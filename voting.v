==> flow/design.v <==
module voting(clk,rst,a,b,c,key_val,vote_done,a_out,b_out,c_out,total,win);
input clk;
input rst;
input a,b,c;
input [3:0]key_val;
input vote_done;
output reg [6:0]a_out;
output reg [6:0]b_out;
output reg [6:0]c_out;
output reg [6:0]total;
output reg [1:0] win;
parameter [1:0]KEY=2'b00;
parameter [1:0]VOTE=2'b01;
parameter [1:0]RESULT=2'b10;
reg[1:0] state;
reg tie;
always @ (posedge clk or posedge rst)
begin
if(rst) state<=KEY;
else case(state)
  KEY: state <=  key_val==4'b1111 ? VOTE : KEY;
  VOTE: state <= vote_done ? RESULT : VOTE;
  RESULT:state <= tie ? VOTE : RESULT;
    endcase
end
always @ (posedge clk or posedge rst)
  begin
if(rst) begin
a_out<=7'h0;
b_out<=7'h0;
c_out<=7'h0;
total<=7'h0;
tie<=7'h0;
end
else case(state)
  KEY:  begin a_out<=7'h0;
	b_out<=7'h0;
	c_out<=7'h0;
	total<=7'h0;
	tie<=7'h0;  end
  VOTE: begin
        if(tie)begin 
            a_out<=7'h0;
				b_out<=7'h0;
				c_out<=7'h0;
				total<=7'h0;
				tie<=7'h0;
            end
        case(0)
        a:a_out<=a_out + 1;
        b:b_out<=b_out + 1;
        c:c_out<=c_out + 1;
        endcase
      end
  RESULT: begin  
            total<=a_out+b_out+c_out;
			 if(a_out > b_out && a_out >c_out) win<=2'b00;
			 else begin
						if(b_out > a_out && b_out >c_out) win<=2'b01;
						else win<=2'b10;
					end
          if((a_out==b_out && a_out>c_out) || (a_out==c_out && a_out>b_out) || (b_out==c_out && c_out>a_out)|| (a_out==c_out  && b_out==c_out ))begin 
          tie<=1'b1;win<=2'b11; end
          else tie <= 1'b0; end 
    endcase
end
endmodule
# Reports on voting
# Tool output for the design above, in the order of the flow.
# Lines are those of the file above, counted from 1.
# Operators carry their Yosys type and port widths (W data, S select, Z words).
# Library cell names are shortened.
# Not given: -
# design
top	voting
clock	clk
lib	sky130hd
pvt_corner	tt_025C_1v80

# Word-level counts
# Source: Yosys, flattened and elaborated, memories not mapped. Widths are those after wreduce. Registers that Yosys merges into a memory's read port (data or address) are not register bits. Print and check cells do not count.
# word_totals
register_bits	33
elab_cells	64
in_bits	10
out_inout_bits	30
# classes
reduce_logical	17
muxes	21
equal	8
compare	5
add_sub_neg	5
logic	1
# ops
cell	count
$mux W7	9
$pmux W7 S2	3
$gt A7 B7 Y1	5
$add A7 B1 Y7 const B	3
$eq A7 B7 Y1	3
$pmux W7 S3	1
$add A7 B7 Y7	2
$mux W2	4
$logic_and A1 B1 Y1	6
$reduce_and A2 Y1	3
$pmux W2 S3	1
$reduce_bool A2 Y1	2
$eq A4 B4 Y1 const B	1
$logic_or A1 B1 Y1	3
$ne A3 B3 Y1 const B	1
$reduce_bool A3 Y1	1
$eq A2 B1 Y1 const B	1
$eq A2 B2 Y1 const B	1
$ne A2 B2 Y1 const B	1
$logic_not A2 Y1	1
$reduce_or A2 Y1	1
$pmux W1 S2	1
$mux W1	2
$not A1 Y1	1

# Logic depth
# Yosys ltp: most cells in a row. Word level: on the elaborated netlist, between registers, memories and ports. Mapped: between sequential cells and ports; inverters and the memories' decode and read muxes count.
# depth
depth_word	7
abc_area	0
ltp_mapped	7
depth_no_buf	7

# Netlist
# The flow's flattened synthesis, as Yosys stat reports it; memories are mapped. The netlist is that of the ABC_AREA named above (0 if unset); the other value can give another one.
# Totals and module areas in this step are rounded.
# types
type	count	area_total_um2
dfrtp_1	31	775.744
ha_1	29	362.848
fa_1	7	140.134
o21ai_0	26	130.125
inv_1	24	90.086
a22o_1	10	87.584
a21oi_1	17	85.082
nand3_1	17	85.082
nand2_1	18	67.565
nor2_1	17	63.811
nand4_1	10	62.56
a21o_1	8	60.058
edfxtp_1	2	60.058
o31ai_1	7	52.55
nor3_1	9	45.043
xnor2_1	5	43.792
nand3b_1	5	37.536
dfstp_2	1	26.275
# Not listed: further types 26, cells in them 41.
# mapped
seqArea_mm2	0.000862
buffers	6
stdcells	284
flip_flops	34
yosys_area_mm2	0.00256

# Timing after synthesis
# OpenSTA on the mapped netlist: ideal clock, no wires. The path of least setup slack (recovery checks aside). Input and output delay are each 20% of the period. Register names are those of the netlist, which keeps one name where synthesis merged equal registers.
# synth_timing
path_type	reg2reg
from	register a_out[1]
to	register total[5]
driving_pins	8
launch_ns	0.000
t_arrival_ns	2.164
delay_ns	2.285
setup_ns	0.121
path_slack_ns	0.745
required_time_ns	2.909
n_path_buf	0
tclk_ns	3.03
synth_period_reached_ns	2.285
# "delay_ns" is the arrival time less input delay plus setup time.
# "driving_pins" counts driving pins, that of a launching flip-flop among them; a cell with two outputs on the path counts twice.
# "synth_period_reached_ns" = period - worst setup slack (recovery checks aside). The figure is calculated, with input and output delays left at 20% of the set period.
# Between the ends stands the longest chain of elaborated cells between them, by number of cells; it is not shown to be the way that was timed. Of several equally long chains one is given.
# A line is the first line of the expression or statement that the cell stems from. Yosys adds cells for indexed reads and writes and turns some case tables into memories.
# A register here has more assigning lines than the two given.
# synth_between
cell_sequence	dfrtp_1 > fa_1 > ha_1 > fa_1 > a21o_1 > a21oi_1 > xnor2_1 > a22o_1
elab_chain_len	3
cells_between	3
cone_lines	2
classes_between	2 x add/sub; 1 x mux
# synth_lines
item	line_no	source
from (decl)	7	output reg [6:0]a_out;
from (assign)	29	a_out<=7'h0;
from (assign)	50	a:a_out<=a_out + 1;
$add A7 B7 Y7 (2 in a row)	56	total<=a_out+b_out+c_out;
$pmux W7 S3	35	else case(state)
to (assign)	32	total<=7'h0;
to (assign)	56
to (decl)	10	output reg [6:0]total;

# Path in the finished layout
# From the final timing report of record 1: the path of least setup slack in the routed layout; clock arrival at registers is part of the times.
# layout_timing
path_type	reg2reg
from	register b_out[2]
to	register total[6]
driving_pins	8
setup_ns	0.11
path_slack_ns	-0.27
t_arrival_ns	2.36
launch_ns	0.29
required_time_ns	2.09
tclk_ns	1.91
n_path_buf	0
# Between the ends stands the longest chain of elaborated cells between them, by number of cells; it is not shown to be the way that was timed. Of several equally long chains one is given.
# A register here has more assigning lines than the two given.
# layout_between
cell_sequence	dfrtp_2 > fa_1 > ha_4 > a211oi_4 > o21bai_1 > a21oi_1 > xnor2_1 > a22o_1
elab_chain_len	3
cells_between	3
cone_lines	2
classes_between	2 x add/sub; 1 x mux
# layout_lines
item	line_no	source
from (decl)	8	output reg [6:0]b_out;
from (assign)	30	b_out<=7'h0;
from (assign)	51	b:b_out<=b_out + 1;
$add A7 B7 Y7 (2 in a row)	56	total<=a_out+b_out+c_out;
$pmux W7 S3	35	else case(state)
to (assign)	32	total<=7'h0;
to (assign)	56
to (decl)	10	output reg [6:0]total;

## Implementation results

Measured results for voting: 2 stored runs of the Yosys and OpenROAD flow on sky130hd. The settings differ; the order carries no meaning. The constraints put input and output delay at 20% of the set period each and load the outputs with 0.01 pF.
"worstPathTime_ns": the worst setup path's part of the clock period (all of it between registers, 20% less for each end at a port) less its slack. A launch clock that arrives late makes it longer, a capture clock that arrives late makes it shorter.
Measured values are rounded.

Record 1, flow files:
==> flow/run.sh <==
#!/bin/bash
# the make line also repeats the synthesis and layout settings of config.mk as NAME=value (left out here)
make -C /OpenROAD-flow-scripts/flow DESIGN_CONFIG=/design/flow/config.mk WORK_HOME=/design/flow/orfs CLKGATE_MAP_FILE= finish
==> flow/config.mk <==
export PLATFORM = sky130hd
export DESIGN_NAME = voting
export DESIGN_NICKNAME = voting
export VERILOG_FILES = /design/flow/design.v
export SDC_FILE = /design/flow/constraint.sdc
export NUM_CORES = 4
export LEC_CHECK = 0
export CAP_MARGIN = 20
export CORE_MARGIN = 2
export CORE_UTILIZATION = 40
export SLEW_MARGIN = 20
==> flow/constraint.sdc <==
create_clock -name core_clock -period 1.91 [get_ports {clk}]
set_input_delay 0.3820 -clock core_clock [delete_from_list [all_inputs] [get_ports {clk}]]
set_output_delay 0.3820 -clock core_clock [all_outputs]
set_load 0.01 [all_outputs]

==> results of record 1, as CSV <==
result,value
ys_area_mm2,0.00256
final_die_area_mm2,0.00705
worstPathTime_ns,2.18
critical_path_type,"reg2reg"
final_util_frac,0.614
finalCellArea_mm2,0.00386
worst_setup_slack_ns,-0.268

Record 2, flow files:
==> flow/run.sh <==
#!/bin/bash
# the make line also repeats the synthesis and layout settings of config.mk as NAME=value (left out here)
make -C /OpenROAD-flow-scripts/flow DESIGN_CONFIG=/design/flow/config.mk WORK_HOME=/design/flow/orfs CLKGATE_MAP_FILE= finish
==> flow/config.mk <==
export PLATFORM = sky130hd
export DESIGN_NAME = voting
export DESIGN_NICKNAME = voting
export VERILOG_FILES = /design/flow/design.v
export SDC_FILE = /design/flow/constraint.sdc
export NUM_CORES = 4
export LEC_CHECK = 0
export CAP_MARGIN = 20
export CELL_PAD_IN_SITES_DETAIL_PLACEMENT = 1
export CORE_MARGIN = 2
export CORE_UTILIZATION = 26
export CTS_CLUSTER_DIAMETER = 240
export GPL_ROUTABILITY_DRIVEN = 0
export GPL_TIMING_DRIVEN = 1
export MAX_ROUTING_LAYER = met4
export MIN_ROUTING_LAYER = met2
export SETUP_SLACK_MARGIN = 0.13
export SLEW_MARGIN = 20
export TNS_END_PERCENT = 5
==> flow/constraint.sdc <==
create_clock -name core_clock -period 1.55 [get_ports {clk}]
set_input_delay 0.3100 -clock core_clock [delete_from_list [all_inputs] [get_ports {clk}]]
set_output_delay 0.3100 -clock core_clock [all_outputs]
set_load 0.01 [all_outputs]

==> results of record 2, as CSV <==
result,value
ys_area_mm2,0.00256
final_die_area_mm2,0.0106
worstPathTime_ns,2.23
critical_path_type,"reg2reg"
final_util_frac,0.416
finalCellArea_mm2,0.00401
worst_setup_slack_ns,-0.680
